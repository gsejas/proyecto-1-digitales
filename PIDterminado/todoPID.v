==> flow/design.v <==
`timescale 1ns / 1ps
module multiplicador(constante,multiplicador,salida);
input signed [7:0]constante,multiplicador;
output wire[15:0]salida;
assign salida=constante*multiplicador;
endmodule
`timescale 1ns / 1ps
module D(clk,rst,etapa5,etapa3,kd,yact,Dsal);
input clk,rst,etapa5,etapa3;
input [8:0]kd,yact;
output wire [17:0]Dsal;
wire [8:0]yant,ysub;
wire [17:0]kdysub,guardado;
registro16bits salidapd(clk,rst,etapa3,kdysub,guardado);
restador8bits ymenos(yact,yant,ysub);
multiplicador multi(kd,ysub,kdysub);
registro8bits anterior(clk,rst,etapa5,yact,yant);
assign Dsal=guardado;
endmodule
`timescale 1ns / 1ps
module I(clk,rst,etapa5,etapa2,yact,ref,ki,Isal);
input clk,rst,etapa5,etapa2;
input [8:0]yact,ref,ki;
output wire[17:0] Isal;
wire [8:0]dif;
wire [17:0]kiek,iant,salida,guardado;
restador8bits restador(ref,yact,dif);
multiplicador multip(ki,dif,kiek);
sumador16bits suma(iant,kiek,salida);
registro16bits ianterior(clk,rst,etapa5,guardado,iant);
registro16bits sigue(clk,rst,etapa2,salida,guardado);
assign Isal=guardado;
endmodule
`timescale 1ns / 1ps
module P(clk,rst,etapa2,kp,yact,propo);
input clk,rst,etapa2;
input signed [8:0]yact,kp;
output wire [17:0]propo;
wire [17:0]salida,guardado;
multiplicador multipique(kp,yact,salida);
registro16bits guarde(clk,rst,etapa2,salida,guardado);
assign propo=guardado; 
endmodule
`timescale 1ns / 1ps
module PIDgeneral(clk,rst,etapa2,etapa3,etapa4,yactual,referencia,ki,kd,kp,PWMin);
input clk,rst,etapa2,etapa3,etapa4;
input[8:0] yactual,referencia,ki,kd,kp;
output wire [17:0]PWMin;
wire [17:0]Isal,propo,dato,Pids;
P proporcional(clk,rst,etapa2,kp,yactual,propo); 
I integral(clk,rst,etapa4,etapa2,yactual,referencia,ki,Isal); 
restador16bits restPI(Isal,propo,dato); 
registro16bits guardaresta(clk,rst,etapa3,dato,Pids); 
wire [17:0]Dsal,restatodo,fin;
D derivada(clk,rst,etapa4,etapa3,kd,yactual,Dsal); 
restador16bits restPID(Pids,Dsal,restatodo); 
registro16bits guardatodo(clk,rst,etapa4,restatodo,fin); 
assign PWMin=fin;
endmodule
`timescale 1ns / 1ps
module controldelPID(clk,rst,tiempo,seg,ena1,ena2,ki,kd,kp,rst1,etapa2,etapa3,etapa4);
input clk,tiempo,rst,seg;
output reg ena1,ena2,rst1,etapa2,etapa3,etapa4;
output reg [8:0] ki,kp,kd;
reg [2:0] pres,futu;
	parameter 
	t0=3'b000,
	t1=3'b001,
	t2=3'b010,
	t3=3'b011,
	t4=3'b100,
	t5=3'b101,
	t6=3'b110,
	t7=3'b111;
always @(posedge clk or posedge rst)
	if (rst)
		pres=0;
	else
		pres=futu;
always @(pres or tiempo or seg)
	case(pres)
	t0: futu=t1;
	t1: if(seg)
			futu=t2;
		 else
			futu=t1;
	t2: if(seg)
			futu=t3;
		 else
			futu=t2;
	t3: if(seg)
			futu=t4;
		 else
			futu=t3;
	t4: if(seg)
			futu=t5;
		 else
			futu=t4;
	t5:futu=t6;
	t6: futu=t7;
	t7: if(tiempo)
			futu=t0;
		 else
			futu=t7;
	endcase
always @(pres)
	case(pres)
		t0:begin 
			ena1=0;
			ena2=0;
			rst1=1;
			ki=9'd504;
			kp=9'd493;
			kd=9'd436;
			etapa2=0;
			etapa3=0;
			etapa4=0;end
		t1:begin 
			ena1=1;
			ena2=0;
			rst1=0;
			ki=9'd7;
			kp=9'd18;
			kd=9'd150;
			etapa2=0;
			etapa3=0;
			etapa4=0;end
		t2:begin 
			ena1=1;
			ena2=0;
			rst1=0;
			ki=9'd7;
			kp=9'd18;
			kd=9'd150;
			etapa2=1;
			etapa3=0;
			etapa4=0;end
		t3:begin 
			ena1=1;
			ena2=0;
			rst1=0;
			ki=9'd7;
			kp=9'd18;
			kd=9'd150;
			etapa2=0;
			etapa3=1;
			etapa4=0;end
		t4:begin 
			ena1=1;
			ena2=0;
			rst1=0;
			ki=9'd7;
			kp=9'd18;
			kd=9'd150;
			etapa2=0;
			etapa3=0;
			etapa4=1;end
		t5:begin 
			ena1=1;
			ena2=0;
			rst1=0;
			ki=9'd7;
			kp=9'd18;
			kd=9'd150;
			etapa2=0;
			etapa3=0;
			etapa4=0;end
		t6:begin 
			ena1=1;
			ena2=0;
			rst1=0;
			ki=9'd7;
			kp=9'd18;
			kd=9'd150;
			etapa2=0;
			etapa3=0;
			etapa4=0;end
		t7:begin 
			ena1=1;
			ena2=1;
			rst1=0;
			ki=9'd7;
			kp=9'd18;
			kd=9'd150;
			etapa2=0;
			etapa3=0;
			etapa4=0;end
	endcase
endmodule
`timescale 1ns / 1ps
module cuentatiempos(clk,rst1,ena1,salidaz1,salida2);
input clk,rst1,ena1;
output wire salidaz1;
output wire salida2;
reg [19:0] cuenta;
always @(posedge clk)
	if(rst1)
		cuenta=20'b0;
	else if (ena1)
		cuenta=cuenta+1'b1;
	else 
		cuenta=cuenta;
assign salidaz1=(cuenta==20'd25000);
assign salida2=&cuenta[1:0];
endmodule
`timescale 1ns / 1ps
module registro16bits(clk,rst,ena,dato,guardado);
input clk,ena,rst;
input [17:0]dato;
output reg [17:0]guardado;
always @(posedge clk)
	if(rst)
		guardado=18'b0;
	else if(ena)
				guardado=dato;
			else 
				guardado=guardado;
endmodule
`timescale 1ns / 1ps
module registro8bits(clk,rst,ena,dato,guardado);
input clk,ena,rst;
input [8:0]dato;
output reg [8:0]guardado;
always @(posedge clk)
	if(rst)
		guardado=8'b0;
	else if(ena)
				guardado=dato;
			else 
				guardado=guardado;
endmodule
`timescale 1ns / 1ps
module restador8bits(entrada1,entrada2,salida);
input[8:0]entrada1,entrada2;
output wire[8:0]salida;
assign salida=entrada1-entrada2;
endmodule
`timescale 1ns / 1ps
module restador16bits(entrada1,entrada2,salida);
input[17:0]entrada1,entrada2;
output wire[17:0]salida;
assign salida=entrada1-entrada2;
endmodule
`timescale 1ns / 1ps
module sumador16bits(entrada1,entrada2,salida);
input [17:0]entrada1,entrada2;
output wire [17:0]salida;
assign salida=entrada1+entrada2;
endmodule
`timescale 1ns / 1ps
module todoPID(clk,rst,yactual,referencia,ena2,PWMin);
input clk,rst;
input [8:0]yactual,referencia;
output wire ena2;
output wire [17:0]PWMin;
wire etapa2,etapa3,etapa4,ena1,seg,tiempo,rst1;
wire [8:0]ki,kp,kd;
PIDgeneral fisico(clk,rst,etapa2,etapa3,etapa4,yactual,referencia,ki,kd,kp,PWMin); 
controldelPID FSM(clk,rst,tiempo,seg,ena1,ena2,ki,kd,kp,rst1,etapa2,etapa3,etapa4);
cuentatiempos periodo(clk,rst1,ena1,tiempo,seg); 
endmodule
From RTL to reports: todoPID
Tool output for the design above, in the order of the flow.
Lines are those of the file above, counted from 1.
Operators carry their Yosys type and port widths (W data, S select, Z words).
Cell names lack the library's common part.
Not given: --
Inputs
  design top: todoPID
  clock: clk
  cell library: sky130hd
  library corner: tt_025C_1v80

Elaborated design
Yosys after proc, flatten, opt, wreduce and memory -nomap, before mapping. Enables and synchronous resets that opt folds into registers are not counted as muxes. Memory bits, and registers merged into a memory's read port (data or address), are not among the register bits. Print and check cells are not counted.
Yosys's memory passes give these memory sizes; they may raise the number of words (mostly to a power of two), join words into wider ones and drop unused or constant bits.
Operators by class
  eq/ne operators: 8
  reductions and logical operators: 2
  add/sub/neg operators: 6
  mux-type cells: 6
  $mul: 3
Operators with widths (number)
  $mul A8 B8 Y16: 3
  $sub A18 B16 Y18: 2
  $pmux W3 S8: 1
  $add A20 B1 Y20 const B: 1
  $eq A20 B15 Y1 const B: 1
  $add A18 B16 Y18: 1
  $sub A8 B8 Y8: 2
  $eq A3 B3 Y1 const B: 4
  $eq A3 B2 Y1 const B: 2
  $mux W3: 2
  $eq A3 B1 Y1 const B: 1
  $logic_not A3 Y1: 1
  $reduce_and A2 Y1: 1
  $mux W2: 1
  $mux W1: 2
Word-level totals
  bits in read-only memories: 216
  output and inout port bits: 19
  memory cells: 1
  input port bits: 20
  elaborated cells: 35
  register bits after elaboration: 135
Memory list
  (no name shown): depth 8, width 27, read ports 1, wr ports 0, line 107  | case(pres)

Depth
Longest topological path by Yosys (ltp), each cell counted once; first at word level (registers and memories cut), then after technology mapping (sequential cells cut; the memories' decode and read muxes count).
Depth
  depth after elaboration: 3
  ABC_AREA: 0
  mapped depth: 32
  mapped depth without buffers: 32

Synthesis result
The flow's flattened synthesis, as Yosys stat reports it; memories are mapped. The netlist is that of the ABC_AREA named above (0 if unset); the other value can give another one.
Mapped netlist
  mapped cells: 1556
  flip-flops: 134
  buffers: 54
  mapped area: 12983.7 um^2
  sequential part of the area: 2697.6 um^2
Cells by type
  dfxtp_1: number 131, area in all 2.62E+03 um^2
  fa_1: number 118, area in all 2.36E+03 um^2
  ha_1: number 153, area in all 1.91E+03 um^2
  inv_1: number 254, area in all 953.414 um^2
  nand2_1: number 185, area in all 694.416 um^2
  a21oi_1: number 123, area in all 615.59 um^2
  xnor2_1: number 50, area in all 437.92 um^2
  nor2_1: number 98, area in all 367.853 um^2
  xor2_1: number 33, area in all 289.027 um^2
  o21ai_0: number 48, area in all 240.23 um^2
  clkbuf_1: number 46, area in all 172.666 um^2
  a21o_1: number 22, area in all 165.158 um^2
  nor3_1: number 33, area in all 165.158 um^2
  nand3_1: number 31, area in all 155.149 um^2
  a211oi_1: number 20, area in all 150.144 um^2
  o21a_1: number 14, area in all 105.101 um^2
  or3_1: number 15, area in all 93.84 um^2
  nand2b_1: number 13, area in all 81.328 um^2
Other cell types: 57; their cells: 169.
By module: a second synthesis without flattening, with its own total; a netlist apart from the flattened one above.
Second synthesis, totals
  cells (unflattened synthesis): 1927
  area total of the unflattened synthesis: 16778.6 um^2
Each row is one instance without its submodules.
By module
  multiplicador: area 2527.4 um^2, cells 289, sequential area 0.0 um^2, times used 3
  registro16bits: area 649.4 um^2, cells 58, sequential area 360.3 um^2, times used 6
  restador16bits: area 963.4 um^2, cells 136, sequential area 0.0 um^2, times used 2
  cuentatiempos: area 947.2 um^2, cells 111, sequential area 400.4 um^2, times used 1
  sumador16bits: area 890.9 um^2, cells 126, sequential area 0.0 um^2, times used 1
  restador8bits: area 397.9 um^2, cells 59, sequential area 0.0 um^2, times used 2
  controldelPID: area 409.1 um^2, cells 53, sequential area 75.1 um^2, times used 1
  registro8bits: area 319.1 um^2, cells 29, sequential area 180.2 um^2, times used 1
  D: area 3.8 um^2, cells 1, sequential area 0.0 um^2, times used 1
  I: area 3.8 um^2, cells 1, sequential area 0.0 um^2, times used 1
  P: area 3.8 um^2, cells 1, sequential area 0.0 um^2, times used 1
  PIDgeneral: area 0.0 um^2, cells 0, sequential area 0.0 um^2, times used 1
  todoPID: area 0.0 um^2, cells 0, sequential area 0.0 um^2, times used 1

Timing after synthesis
OpenSTA on the mapped netlist: ideal clock, no wires. The path of least setup slack (recovery checks aside). Input and output delay are each 20% of the period. Register names are those of the netlist, which keeps one name where synthesis merged equal registers.
Timing path after synthesis
  path kind: input to register
  start point: input port referencia[0]
  end point: register fisico.integral.sigue.guardado[17]
  library setup time: 0.129 ns
  required time: 9.971 ns
  input delay: 2.020 ns
  buffers on the path: 0
  driving pins on the path: 32
  launch time at the first pin: 2.020 ns
  path slack: 1.712 ns
  arrival: 8.259 ns
  path delay: 6.368 ns
  period: 10.1 ns
  synthesis period reached: 8.388 ns
"path delay" is the arrival time less input delay plus setup time.
"driving pins on the path": output pins that drive a net of the path, with the launching flip-flop's if there is one; two outputs of one cell count as two.
"synthesis period reached" is the clock period less the worst setup slack; recovery checks do not enter. This is arithmetic on one report: input and output delays are still those of the set period (20% each).
The rows between start and end are the longest chain of elaborated cells between them; the timing report does not say that the signal goes this way. Where chains are equally long, one stands for them.
Each line given opens the expression or statement behind the cell; cells for indexed reads and writes are added by Yosys, which also makes memories of some case tables.
A register here has more assigning lines than the two given.
On the way, after synthesis
  path through: inv_1 ha_1 inv_1 fa_1 a21o_1 a21oi_1 o21bai_1 a21oi_1 xor2_1 nor2_1 o21bai_1 ha_1 inv_1 fa_1 inv_1 fa_1 inv_1 fa_1 inv_1 ha_1 nor2b_1 o21a_1 o41ai_2 o211ai_1 xor2_1 ha_1 a21o_1 a21o_1 or3_1 nor3_1 or2_2 o211ai_1
  length of the longest elaborated chain: 3
  elaborated cells between the ends (all ways): 3
  source lines of those cells: 3
  those cells by class: add/sub (2); mul (1)
RTL lines, path after synthesis
  from (decl): line 253  | input [8:0]yactual,referencia;
  $sub A8 B8 Y8: line 236  | assign salida=entrada1-entrada2;
  $mul A8 B8 Y16: line 5  | assign salida=constante*multiplicador;
  $add A18 B16 Y18: line 248  | assign salida=entrada1+entrada2;
  to (assign): line 215  | guardado=dato;
  to (assign): line 217  | guardado=guardado;
  to (decl): line 210  | output reg [17:0]guardado;

Path in the finished layout
Path of least setup slack in the final report of run 1 (OpenROAD, finished layout, wires in). Where an end is a register, its clock arrival counts in the times.
Timing path post-layout
  path kind: input to register
  start point: input port yactual[1]
  end point: register fisico.integral.sigue.guardado[17]
  buffers on the path: 1
  period: 12.5 ns
  library setup time: 0.12 ns
  required time: 12.82 ns
  path slack: 2.84 ns
  driving pins on the path: 28
  arrival: 9.98 ns
  launch time at the first pin: 2.50 ns
  input delay: 2.50 ns
The rows between start and end are the longest chain of elaborated cells between them; the timing report does not say that the signal goes this way. Where chains are equally long, one stands for them.
A register here has more assigning lines than the two given.
On the way, post-layout
  path through: clkdlybuf4s50_1 inv_1 ha_1 nor2b_1 o21ai_0 a21boi_0 o21ai_0 a21oi_1 xnor2_1 nor2_1 fa_1 inv_1 fa_1 inv_1 fa_1 inv_1 fa_1 inv_1 ha_1 a21oi_1 o21ai_0 o311ai_0 ha_1 a21o_1 or3_1 nor3_1 or2_2 o211ai_1
  length of the longest elaborated chain: 3
  elaborated cells between the ends (all ways): 3
  source lines of those cells: 3
  those cells by class: add/sub (2); mul (1)
RTL lines, path post-layout
  from (decl): line 253  | input [8:0]yactual,referencia;
  $sub A8 B8 Y8: line 236  | assign salida=entrada1-entrada2;
  $mul A8 B8 Y16: line 5  | assign salida=constante*multiplicador;
  $add A18 B16 Y18: line 248  | assign salida=entrada1+entrada2;
  to (assign): line 215  | guardado=dato;
  to (assign): line 217  | guardado=guardado;
  to (decl): line 210  | output reg [17:0]guardado;

Flow measurements of todoPID on sky130hd: 2 stored runs with different settings, listed in no order. Input and output delays are each 20% of the period that was set; the output load is 0.01 pF.
By "worst setup path time (ns)" is meant the share of the clock period that the worst setup path is allowed (20% is reserved at inputs, 20% at outputs), minus its slack. Clock arrival times at its registers enter into it.
By "finish__power__total" is meant OpenSTA's value without simulated activity: inputs other than the clock are taken to toggle once in ten clock periods, and the tool carries that through the logic.

Flow files of run 1
==> flow/run.sh <==
#!/bin/bash
# the make line also repeats the synthesis and layout settings of config.mk as NAME=value (left out here)
make -C /OpenROAD-flow-scripts/flow DESIGN_CONFIG=/design/flow/config.mk WORK_HOME=/design/flow/orfs CLKGATE_MAP_FILE= finish
==> flow/config.mk <==
export PLATFORM = sky130hd
export DESIGN_NAME = todoPID
export DESIGN_NICKNAME = todoPID
export VERILOG_FILES = /design/flow/design.v
export SDC_FILE = /design/flow/constraint.sdc
export NUM_CORES = 4
export LEC_CHECK = 0
export CAP_MARGIN = 20
export CELL_PAD_IN_SITES_DETAIL_PLACEMENT = 0
export CELL_PAD_IN_SITES_GLOBAL_PLACEMENT = 3
export CORE_ASPECT_RATIO = 0.92
export CORE_MARGIN = 7
export CORE_UTILIZATION = 36
export CTS_CLUSTER_SIZE = 26
export GPL_ROUTABILITY_DRIVEN = 0
export MAX_ROUTING_LAYER = met5
export PLACE_DENSITY_LB_ADDON = 0.28
export SLEW_MARGIN = 20
export TNS_END_PERCENT = 80
==> flow/constraint.sdc <==
create_clock -name core_clock -period 12.5 [get_ports {clk}]
set_input_delay 2.5000 -clock core_clock [delete_from_list [all_inputs] [get_ports {clk}]]
set_output_delay 2.5000 -clock core_clock [all_outputs]
set_load 0.01 [all_outputs]

report of run 1
yosys chip area after synthesis (um^2): 12983.7
finish__design__die__area: 41583.9
finish__design__instance__area__stdcell: 14398.8
finish__design__instance__utilization: 0.4064
finish__timing__setup__ws: 2.838
finish__timing__setup__tns: 0.000
finish__power__total: 1.924e-03
worst setup path time (ns): 7.16
worst setup path kind: input to register

Flow files of run 2
==> flow/run.sh <==
#!/bin/bash
# the make line also repeats the synthesis and layout settings of config.mk as NAME=value (left out here)
make -C /OpenROAD-flow-scripts/flow DESIGN_CONFIG=/design/flow/config.mk WORK_HOME=/design/flow/orfs CLKGATE_MAP_FILE= finish
==> flow/config.mk <==
export PLATFORM = sky130hd
export DESIGN_NAME = todoPID
export DESIGN_NICKNAME = todoPID
export VERILOG_FILES = /design/flow/design.v
export SDC_FILE = /design/flow/constraint.sdc
export NUM_CORES = 4
export LEC_CHECK = 0
export CAP_MARGIN = 20
export CORE_ASPECT_RATIO = 0.79
export CORE_MARGIN = 2
export CORE_UTILIZATION = 36
export GPL_ROUTABILITY_DRIVEN = 1
export MAX_ROUTING_LAYER = met4
export PLACE_DENSITY = 0.52
export SLEW_MARGIN = 20
==> flow/constraint.sdc <==
create_clock -name core_clock -period 12.0 [get_ports {clk}]
set_input_delay 2.4000 -clock core_clock [delete_from_list [all_inputs] [get_ports {clk}]]
set_output_delay 2.4000 -clock core_clock [all_outputs]
set_load 0.01 [all_outputs]

report of run 2
yosys chip area after synthesis (um^2): 12983.7
finish__design__die__area: 37611.4
finish__design__instance__area__stdcell: 14430.1
finish__design__instance__utilization: 0.4083
finish__timing__setup__ws: 2.435
finish__timing__setup__tns: 0.000
finish__power__total: 2.038e-03
worst setup path time (ns): 7.17
worst setup path kind: input to register
